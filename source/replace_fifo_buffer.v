==> flow/design.v <==
`timescale 1ns / 1ps
module replace_fifo_buffer( 
    input  rstn, fire, 
    input [6:0] i_replace_fifo_buffer_addr_7,  
    input i_replace_fifo_buffer_write_enable, i_data_in,
    output reg o_data_out,
    output o_w_data_out
    );
    reg [7:0] fifo_buffer [15:0]; 
    always @(posedge fire or negedge rstn) begin
        if (rstn == 0) begin
            o_data_out <= 1'b0;
            fifo_buffer[0] <= 8'b0;fifo_buffer[1] <= 8'b0;fifo_buffer[2] <= 8'b0;fifo_buffer[3] <= 8'b0;
            fifo_buffer[4] <= 8'b0;fifo_buffer[5] <= 8'b0;fifo_buffer[6] <= 8'b0;fifo_buffer[7] <= 8'b0;
            fifo_buffer[8] <= 8'b0;fifo_buffer[9] <= 8'b0;fifo_buffer[10] <= 8'b0;fifo_buffer[11] <= 8'b0;
            fifo_buffer[12] <= 8'b0;fifo_buffer[13] <= 8'b0;fifo_buffer[14] <= 8'b0;fifo_buffer[15] <= 8'b0;
        end
        else begin
            o_data_out <= fifo_buffer[ i_replace_fifo_buffer_addr_7[6:3] ][ i_replace_fifo_buffer_addr_7[2:0] ];
            if ( i_replace_fifo_buffer_write_enable==1'b1 ) begin
                fifo_buffer[ i_replace_fifo_buffer_addr_7[6:3] ][ i_replace_fifo_buffer_addr_7[2:0] ] <= i_data_in;
            end
        end
    end
    assign o_w_data_out = fifo_buffer[ i_replace_fifo_buffer_addr_7[6:3] ][ i_replace_fifo_buffer_addr_7[2:0] ] ;
endmodule
---- From RTL to reports: replace_fifo_buffer ----
Tool output for the design above, in the order of the flow.
Line numbers count from 1 in the design file above.
Operators carry their Yosys type and port widths (W data, S select, Z words).
Cell names lack the library's common part.
Not given: --
inputs
  top ..................................... replace_fifo_buffer
  clock ................................... fire
  cell library ............................ sky130hd
  library corner .......................... tt_025C_1v80

---- After elaboration ----
Yosys after proc, flatten, opt, wreduce and memory -nomap, before mapping. Print and check cells are not counted. Equal cells are merged and count once.
word-level totals
  bits in registers ....................... 129
  input port bits ......................... 11
  word-level cells ........................ 135
cells by class
  add/subtract/negate cells ............... 1
  equal/unequal tests ..................... 15
  shift-type cells ........................ 3
  mux-type cells .......................... 17
  bitwise operators ....................... 49
  reductions and logical operators ........ 33
operator list
  cell                     count
  $reduce_or A15 Y1        16
  $and A8 B8 Y8            16
  $or A8 B8 Y8             16
  $pmux W8 S16             1
  $mux W8                  16
  $reduce_and A2 Y1        16
  $eq A4 B4 Y1 const B     8
  $not A1 Y1               16
  $eq A4 B3 Y1 const B     4
  $shift A1 B4 Y8          1
  $shift A1 B4 Y8 const A  1
  $eq A4 B2 Y1 const B     2
  $shiftx A8 B3 Y1         1
  $not A8 Y8               1
  $neg A3 Y4               1
  $eq A4 B1 Y1 const B     1
  $logic_not A4 Y1         1

---- Longest topological paths ----
Longest topological path by Yosys (ltp), each cell counted once; first at word level (registers and memories cut), then after technology mapping (sequential cells cut; the memories' decode and read muxes count).
depth
  word-level depth ........................ 6
  ABC_AREA ................................ 0
  mapped depth ............................ 11

---- After synthesis ----
Source: synth_stat.txt of the flow (Yosys; design flattened, memories mapped). It holds for the ABC_AREA given above (unset counts as 0); a run with the other value may have another netlist.
cells by type
  cell      count  total area (sq um)
  dfrtp_1   129    3.23E+03
  mux2_2    76     855.821
  o21ai_0   137    685.658
  nor2_1    65     243.984
  nand3_1   32     160.154
  clkbuf_1  39     146.39
  mux2i_1   13     130.125
  nand4_1   15     93.84
  nand2_1   21     78.826
  buf_2     15     75.072
  buf_4     8      60.058
  nor2b_1   9      56.304
  a21oi_1   11     55.053
  a22oi_1   7      52.55
  a32o_1    5      50.048
  buf_6     4      45.043
  and3_1    7      43.792
  ha_1      3      37.536
Not listed: further types 44, cells in them 90.
mapped netlist
  mapped cells ............................ 686
  cell area after synthesis ............... 6790.3 sq um
  sequential area ......................... 3228.1 sq um
  flip-flop cells ......................... 129
  buffer cells ............................ 70

---- Worst setup path after synthesis ----
Path of least setup slack by OpenSTA after synthesis, without wires, with an ideal clock, recovery checks aside; 20% of the period is set as input and as output delay. Where synthesis merged equal registers, the netlist keeps one of their names.
path post-synthesis
  path kind ............................... input port to output port
  start ................................... in i_replace_fifo_buffer_addr_7[4]
  end ..................................... out o_w_data_out
  clock period ............................ 3.75 ns
  time at the first pin ................... 0.750 ns
  arrival time ............................ 2.399 ns
  required time ........................... 3.000 ns
  setup slack ............................. 0.601 ns
  path delay .............................. 1.649 ns
  stages on the path ...................... 8
  synthesis period reached ................ 3.149 ns
"path delay" is the arrival time less input delay plus setup time.
At an output port there is no setup time.
"stages on the path" counts driving pins, that of a launching flip-flop among them; a cell with two outputs on the path counts twice.
"synthesis period reached" is the clock period less the worst setup slack; recovery checks do not enter. This is arithmetic on one report: input and output delays are still those of the set period (20% each).
Between the ends stands the longest chain of elaborated cells between them, by number of cells; it is not shown to be the way that was timed. Of several equally long chains one is given.
Each line given opens the expression or statement behind the cell; cells for indexed reads and writes are added by Yosys, which also makes memories of some case tables.
between the ends, post-synthesis
  cells stage by stage .................... buf_4 buf_6 and2b_4 nand3_1 a32oi_1 a2111oi_0 o32a_1 nor4_1
  cells in the longest elaborated chain ... 3
  elaborated cells on any way between the ends .. 18
  classes of those cells .................. eq/ne (15); shift (1); mux (1); reduce/logical (1)
RTL lines, path post-synthesis
  element           line  source
  from (decl)       4     input [6:0] i_replace_fifo_buffer_addr_7,
  $eq A4 B4 Y1      25    assign o_w_data_out = fifo_buffer[ i_replace_fifo_buffer_addr_7[6:3] ][ i_replace_fifo_buffer_addr_7[2:0] ] ;
  $pmux W8 S16      25
  $shiftx A8 B3 Y1  25
  to (decl)         7     output o_w_data_out

==> results <==
replace_fifo_buffer on sky130hd: 2 stored runs with different settings, listed in no order. Input and output delays are each 20% of the period that was set; the output load is 0.01 pF.

Flow files of run A
==> flow/run.sh <==
#!/bin/bash
# the make line also repeats the synthesis and layout settings of config.mk as NAME=value (left out here)
make -C /OpenROAD-flow-scripts/flow DESIGN_CONFIG=/design/flow/config.mk WORK_HOME=/design/flow/orfs CLKGATE_MAP_FILE= finish
==> flow/config.mk <==
export PLATFORM = sky130hd
export DESIGN_NAME = replace_fifo_buffer
export DESIGN_NICKNAME = replace_fifo_buffer
export VERILOG_FILES = /design/flow/design.v
export SDC_FILE = /design/flow/constraint.sdc
export NUM_CORES = 4
export LEC_CHECK = 0
export CAP_MARGIN = 10
export CELL_PAD_IN_SITES_DETAIL_PLACEMENT = 1
export CORE_MARGIN = 2
export CORE_UTILIZATION = 57
export CTS_CLUSTER_DIAMETER = 117
export GPL_ROUTABILITY_DRIVEN = 0
export GPL_TIMING_DRIVEN = 0
export MIN_ROUTING_LAYER = met2
export PLACE_DENSITY_LB_ADDON = 0.22
export SLEW_MARGIN = 25
==> flow/constraint.sdc <==
create_clock -name core_clock -period 3.21 [get_ports {fire}]
set_input_delay 0.6420 -clock core_clock [delete_from_list [all_inputs] [get_ports {fire}]]
set_output_delay 0.6420 -clock core_clock [all_outputs]
set_load 0.01 [all_outputs]

report of run A: did not finish, route, GRT-0116

Flow files of run B
==> flow/run.sh <==
#!/bin/bash
# the make line also repeats the synthesis and layout settings of config.mk as NAME=value (left out here)
make -C /OpenROAD-flow-scripts/flow DESIGN_CONFIG=/design/flow/config.mk WORK_HOME=/design/flow/orfs CLKGATE_MAP_FILE= finish
==> flow/config.mk <==
export PLATFORM = sky130hd
export DESIGN_NAME = replace_fifo_buffer
export DESIGN_NICKNAME = replace_fifo_buffer
export VERILOG_FILES = /design/flow/design.v
export SDC_FILE = /design/flow/constraint.sdc
export NUM_CORES = 4
export LEC_CHECK = 0
export CAP_MARGIN = 20
export CELL_PAD_IN_SITES_GLOBAL_PLACEMENT = 2
export CORE_MARGIN = 7
export CORE_UTILIZATION = 53
export CTS_CLUSTER_DIAMETER = 125
export PLACE_DENSITY_LB_ADDON = 0.23
export SETUP_SLACK_MARGIN = 0.54
export SLEW_MARGIN = 20
==> flow/constraint.sdc <==
create_clock -name core_clock -period 1.81 [get_ports {fire}]
set_input_delay 0.3620 -clock core_clock [delete_from_list [all_inputs] [get_ports {fire}]]
set_output_delay 0.3620 -clock core_clock [all_outputs]
set_load 0.01 [all_outputs]

report of run B: did not finish, place, FLW-0024
