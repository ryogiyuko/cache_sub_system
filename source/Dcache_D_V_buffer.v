==> flow/design.v <==
`timescale 1ns / 1ps
module Dcache_D_V_buffer( 
    input  rstn, fire, 
    input [7:0] i_D_V_buffer_addr_8,  
    input i_D_V_write_enable, 
    input [1:0] i_data_in_2,  
    output [15:0] o_w_data_out_16
    );
    reg [15:0] D_V_buffer [31:0]; 
    always @(posedge fire or negedge rstn) begin
        if (rstn == 0) begin
            D_V_buffer[0] <= 16'b0;D_V_buffer[1] <= 16'b0;D_V_buffer[2] <= 16'b0;D_V_buffer[3] <= 16'b0;
            D_V_buffer[4] <= 16'b0;D_V_buffer[5] <= 16'b0;D_V_buffer[6] <= 16'b0;D_V_buffer[7] <= 16'b0;
            D_V_buffer[8] <= 16'b0;D_V_buffer[9] <= 16'b0;D_V_buffer[10] <= 16'b0;D_V_buffer[11] <= 16'b0;
            D_V_buffer[12] <= 16'b0;D_V_buffer[13] <= 16'b0;D_V_buffer[14] <= 16'b0;D_V_buffer[15] <= 16'b0;
            D_V_buffer[16] <= 16'b0;D_V_buffer[17] <= 16'b0;D_V_buffer[18] <= 16'b0;D_V_buffer[19] <= 16'b0;
            D_V_buffer[20] <= 16'b0;D_V_buffer[21] <= 16'b0;D_V_buffer[22] <= 16'b0;D_V_buffer[23] <= 16'b0;
            D_V_buffer[24] <= 16'b0;D_V_buffer[25] <= 16'b0;D_V_buffer[26] <= 16'b0;D_V_buffer[27] <= 16'b0;
            D_V_buffer[28] <= 16'b0;D_V_buffer[29] <= 16'b0;D_V_buffer[30] <= 16'b0;D_V_buffer[31] <= 16'b0;
        end
        else begin
            if ( i_D_V_write_enable==1'b1 ) begin
                D_V_buffer[ i_D_V_buffer_addr_8[7:3] ][ {i_D_V_buffer_addr_8[2:0], 1'b1} ] <= i_data_in_2[1];
                D_V_buffer[ i_D_V_buffer_addr_8[7:3] ][ {i_D_V_buffer_addr_8[2:0], 1'b0} ] <= i_data_in_2[0];
            end
        end
    end
    assign o_w_data_out_16 = D_V_buffer[ i_D_V_buffer_addr_8[7:3] ];
endmodule
* Tool chain data of Dcache_D_V_buffer
Tool output for the design above, in the order of the flow.
Lines are those of the file above, counted from 1.
Library cell names are shortened.
A cell with n/a has no value.
- Top module :: Dcache_D_V_buffer
- Clock input :: fire
- Cell library :: sky130hd
- Corner :: tt_025C_1v80

* Word level
Counts by Yosys on the flattened word-level netlist (proc, flatten, opt, wreduce). Print and check cells are left out. Cells with the same type and inputs are merged into one.
- Shift-type cells :: 4
- Bitwise logic cells :: 130
- Mux-type cells :: 97
- Equal/unequal tests :: 31
- Reduce/logical cells :: 33
- Add/subtract/negate cells :: 2
** Operators with widths (count)
- 16-bit case mux with 2-bit select :: 64
- 16-bit AND :: 64
- 16-bit OR :: 64
- 31-bit OR reduction :: 32
- 16-bit case mux with 32-bit select :: 1
- 16-bit 2-to-1 mux :: 32
- 5-bit == test (second input constant) :: 16
- 5-bit by 4-bit == test with 1-bit output (second input constant) :: 8
- 1-bit by 5-bit variable shift with 16-bit output :: 2
- 1-bit by 5-bit variable shift with 16-bit output (first input constant) :: 2
- 16-bit inverter :: 2
- 5-bit by 3-bit == test with 1-bit output (second input constant) :: 4
- 4-bit negator with 5-bit output :: 2
- 5-bit by 2-bit == test with 1-bit output (second input constant) :: 2
- 5-bit by 1-bit == test with 1-bit output (second input constant) :: 1
- 5-bit zero test :: 1
- Flip-flop bits (word level) :: 512
- Elaborated cells :: 329

* Depth
Depth = most cells in a row (Yosys ltp): at word level without a register or memory, in the mapped netlist without a sequential cell, where the memories' decode and read muxes count.
- Word-level depth :: 10
- ABC_AREA :: 0
- Depth in mapped cells :: 10
- Depth with buffers taken out :: 7

* Synthesis result
Source: synth_stat.txt of the flow (Yosys; design flattened, memories mapped). It holds for the ABC_AREA given above (unset counts as 0); a run with the other value may have another netlist.
Totals and module areas in this step are rounded.
** Cell types (count)
- dfrtp_1 :: 512
- o21ai_0 :: 781
- nand3_1 :: 267
- nand2_1 :: 260
- clkbuf_1 :: 199
- a22o_1 :: 52
- a22oi_1 :: 51
- o2bb2ai_1 :: 33
- buf_2 :: 55
- nor2_1 :: 71
- and3_1 :: 37
- nand4_1 :: 37
- mux2_2 :: 20
- a32oi_1 :: 24
- mux2i_1 :: 21
- nand3b_1 :: 24
- buf_6 :: 11
- a31oi_1 :: 19
Other cell types: 57; their cells: 231.
- Flip-flop cells :: 512
- Area of sequential cells :: 12810 um^2
- Mapped cells :: 2705
- Buffers :: 283
- Synthesis area :: 24780 um^2

* Worst setup path after synthesis
Path of least setup slack by OpenSTA after synthesis, without wires, with an ideal clock, recovery checks aside; 20% of the period is set as input and as output delay. Where synthesis merged equal registers, the netlist keeps one of their names.
- Path kind :: input to register
- Start :: in i_D_V_buffer_addr_8[0]
- End :: reg D_V_buffer[18][8]
- External input delay :: 0.616 ns
- Path slack :: 0.249 ns
- Period :: 3.08 ns
- Data required time :: 3.014 ns
- Stages :: 9
- Path delay :: 2.215 ns
- Arrival :: 2.765 ns
- Period reached after synthesis :: 2.831 ns
"path delay" is the arrival time less input delay plus setup time.
"stages": output pins that drive a net of the path, with the launching flip-flop's if there is one; two outputs of one cell count as two.
"period reached after synthesis" = period - worst setup slack (recovery checks aside). The figure is calculated, with input and output delays left at 20% of the set period.
Where a signal picks the word or bit written, the line may be left out of the assigning lines.
- Path through :: clkbuf_1 inv_1 ha_1 ha_1 clkbuf_1 nor4b_1 clkbuf_1 nand3_1 nand2_1
** Ends and longest elaborated chain, post-synthesis
- start, declared :: RTL line 4 : input [7:0] i_D_V_buffer_addr_8,
- end, assigned :: RTL line 16 : D_V_buffer[16] <= 16'b0;D_V_buffer[17] <= 16'b0;D_V_buffer[18] <= 16'b0;D_V_buffer[19] <= 16'b0;
- end, declared :: RTL line 9 : reg [15:0] D_V_buffer [31:0];
No chain of elaborated cells between the ends is given.

* Worst path after layout
From the final timing report of flow run B: the path of least setup slack in the routed layout; clock arrival at registers is part of the times.
- Path kind :: input to output
- Start :: in i_D_V_buffer_addr_8[3]
- End :: out o_w_data_out_16[0]
- External output delay :: 0.62 ns
- Period :: 3.1 ns
- Arrival :: 2.58 ns
- External input delay :: 0.62 ns
- Data required time :: 2.48 ns
- Stages :: 11
- Path slack :: -0.10 ns
Between the ends stands the longest chain of elaborated cells between them, by number of cells; it is not shown to be the way that was timed. Of several equally long chains one is given.
Each line given opens the expression or statement behind the cell; cells for indexed reads and writes are added by Yosys, which also makes memories of some case tables.
- Path through :: buf_16 buf_4 nand2b_4 buf_12 nor3_2 buf_4 a22oi_1 buf_4 nand4_1 o32a_1 buf_2
- Length of the longest elaborated chain :: 2
- Elaborated cells on any way between the ends :: 33
** Ends and longest elaborated chain, post-layout
- start, declared :: RTL line 4 : input [7:0] i_D_V_buffer_addr_8,
- 5-bit == test :: RTL line 28 : assign o_w_data_out_16 = D_V_buffer[ i_D_V_buffer_addr_8[7:3] ];
- 16-bit case mux with 32-bit select :: RTL line 28
- end, declared :: RTL line 7 : output [15:0] o_w_data_out_16

Design Dcache_D_V_buffer on sky130hd. What follows are 2 stored runs of the flow, each under its own settings; their order means nothing. The constraints put input and output delay at 20% of the set period each and load the outputs with 0.01 pF.
"allowed time less slack (worst setup path)": the worst setup path's part of the clock period (all of it between registers, 20% less for each end at a port) less its slack. A launch clock that arrives late makes it longer, a capture clock that arrives late makes it shorter.
"power consumption" rests on the timing tool's default activity at the inputs, not on a simulated workload.
Results are given in rounded form.

* Flow run A
** Files
==> flow/run.sh <==
#!/bin/bash
# the make line also repeats the synthesis and layout settings of config.mk as NAME=value (left out here)
make -C /OpenROAD-flow-scripts/flow DESIGN_CONFIG=/design/flow/config.mk WORK_HOME=/design/flow/orfs CLKGATE_MAP_FILE= finish
==> flow/config.mk <==
export PLATFORM = sky130hd
export DESIGN_NAME = Dcache_D_V_buffer
export DESIGN_NICKNAME = Dcache_D_V_buffer
export VERILOG_FILES = /design/flow/design.v
export SDC_FILE = /design/flow/constraint.sdc
export NUM_CORES = 4
export LEC_CHECK = 0
export CAP_MARGIN = 5
export CORE_MARGIN = 7
export CORE_UTILIZATION = 70
export CTS_CLUSTER_DIAMETER = 313
export GPL_ROUTABILITY_DRIVEN = 0
export HOLD_SLACK_MARGIN = 0.13
export MAX_ROUTING_LAYER = met5
export MIN_ROUTING_LAYER = met2
export PLACE_DENSITY_LB_ADDON = 0.0
export SLEW_MARGIN = 20
export TNS_END_PERCENT = 40
==> flow/constraint.sdc <==
create_clock -name core_clock -period 5.17 [get_ports {fire}]
set_input_delay 1.0340 -clock core_clock [delete_from_list [all_inputs] [get_ports {fire}]]
set_output_delay 1.0340 -clock core_clock [all_outputs]
set_load 0.01 [all_outputs]
** Results
Unfinished; error GRT-0116 in routing.

* Flow run B
** Files
==> flow/run.sh <==
#!/bin/bash
# the make line also repeats the synthesis and layout settings of config.mk as NAME=value (left out here)
make -C /OpenROAD-flow-scripts/flow DESIGN_CONFIG=/design/flow/config.mk WORK_HOME=/design/flow/orfs CLKGATE_MAP_FILE= finish
==> flow/config.mk <==
export PLATFORM = sky130hd
export DESIGN_NAME = Dcache_D_V_buffer
export DESIGN_NICKNAME = Dcache_D_V_buffer
export VERILOG_FILES = /design/flow/design.v
export SDC_FILE = /design/flow/constraint.sdc
export NUM_CORES = 4
export LEC_CHECK = 0
export CAP_MARGIN = 40
export CORE_MARGIN = 2
export CORE_UTILIZATION = 31
export CTS_CLUSTER_SIZE = 25
export GPL_ROUTABILITY_DRIVEN = 0
export MIN_ROUTING_LAYER = met1
export PLACE_DENSITY_LB_ADDON = 0.01
export SLEW_MARGIN = 20
==> flow/constraint.sdc <==
create_clock -name core_clock -period 3.1 [get_ports {fire}]
set_input_delay 0.6200 -clock core_clock [delete_from_list [all_inputs] [get_ports {fire}]]
set_output_delay 0.6200 -clock core_clock [all_outputs]
set_load 0.01 [all_outputs]
** Results
- Area of the synthesized netlist :: 24780 um^2
- Allowed time less slack (worst setup path) :: 1.96 ns
- Worst path kind :: input to output
- Worst setup slack after layout :: -0.102 ns
- Final utilization :: 0.42
- Worst hold slack :: 0.465 ns
- Power consumption :: 17.10 mW
- Overall die area :: 82220 um^2
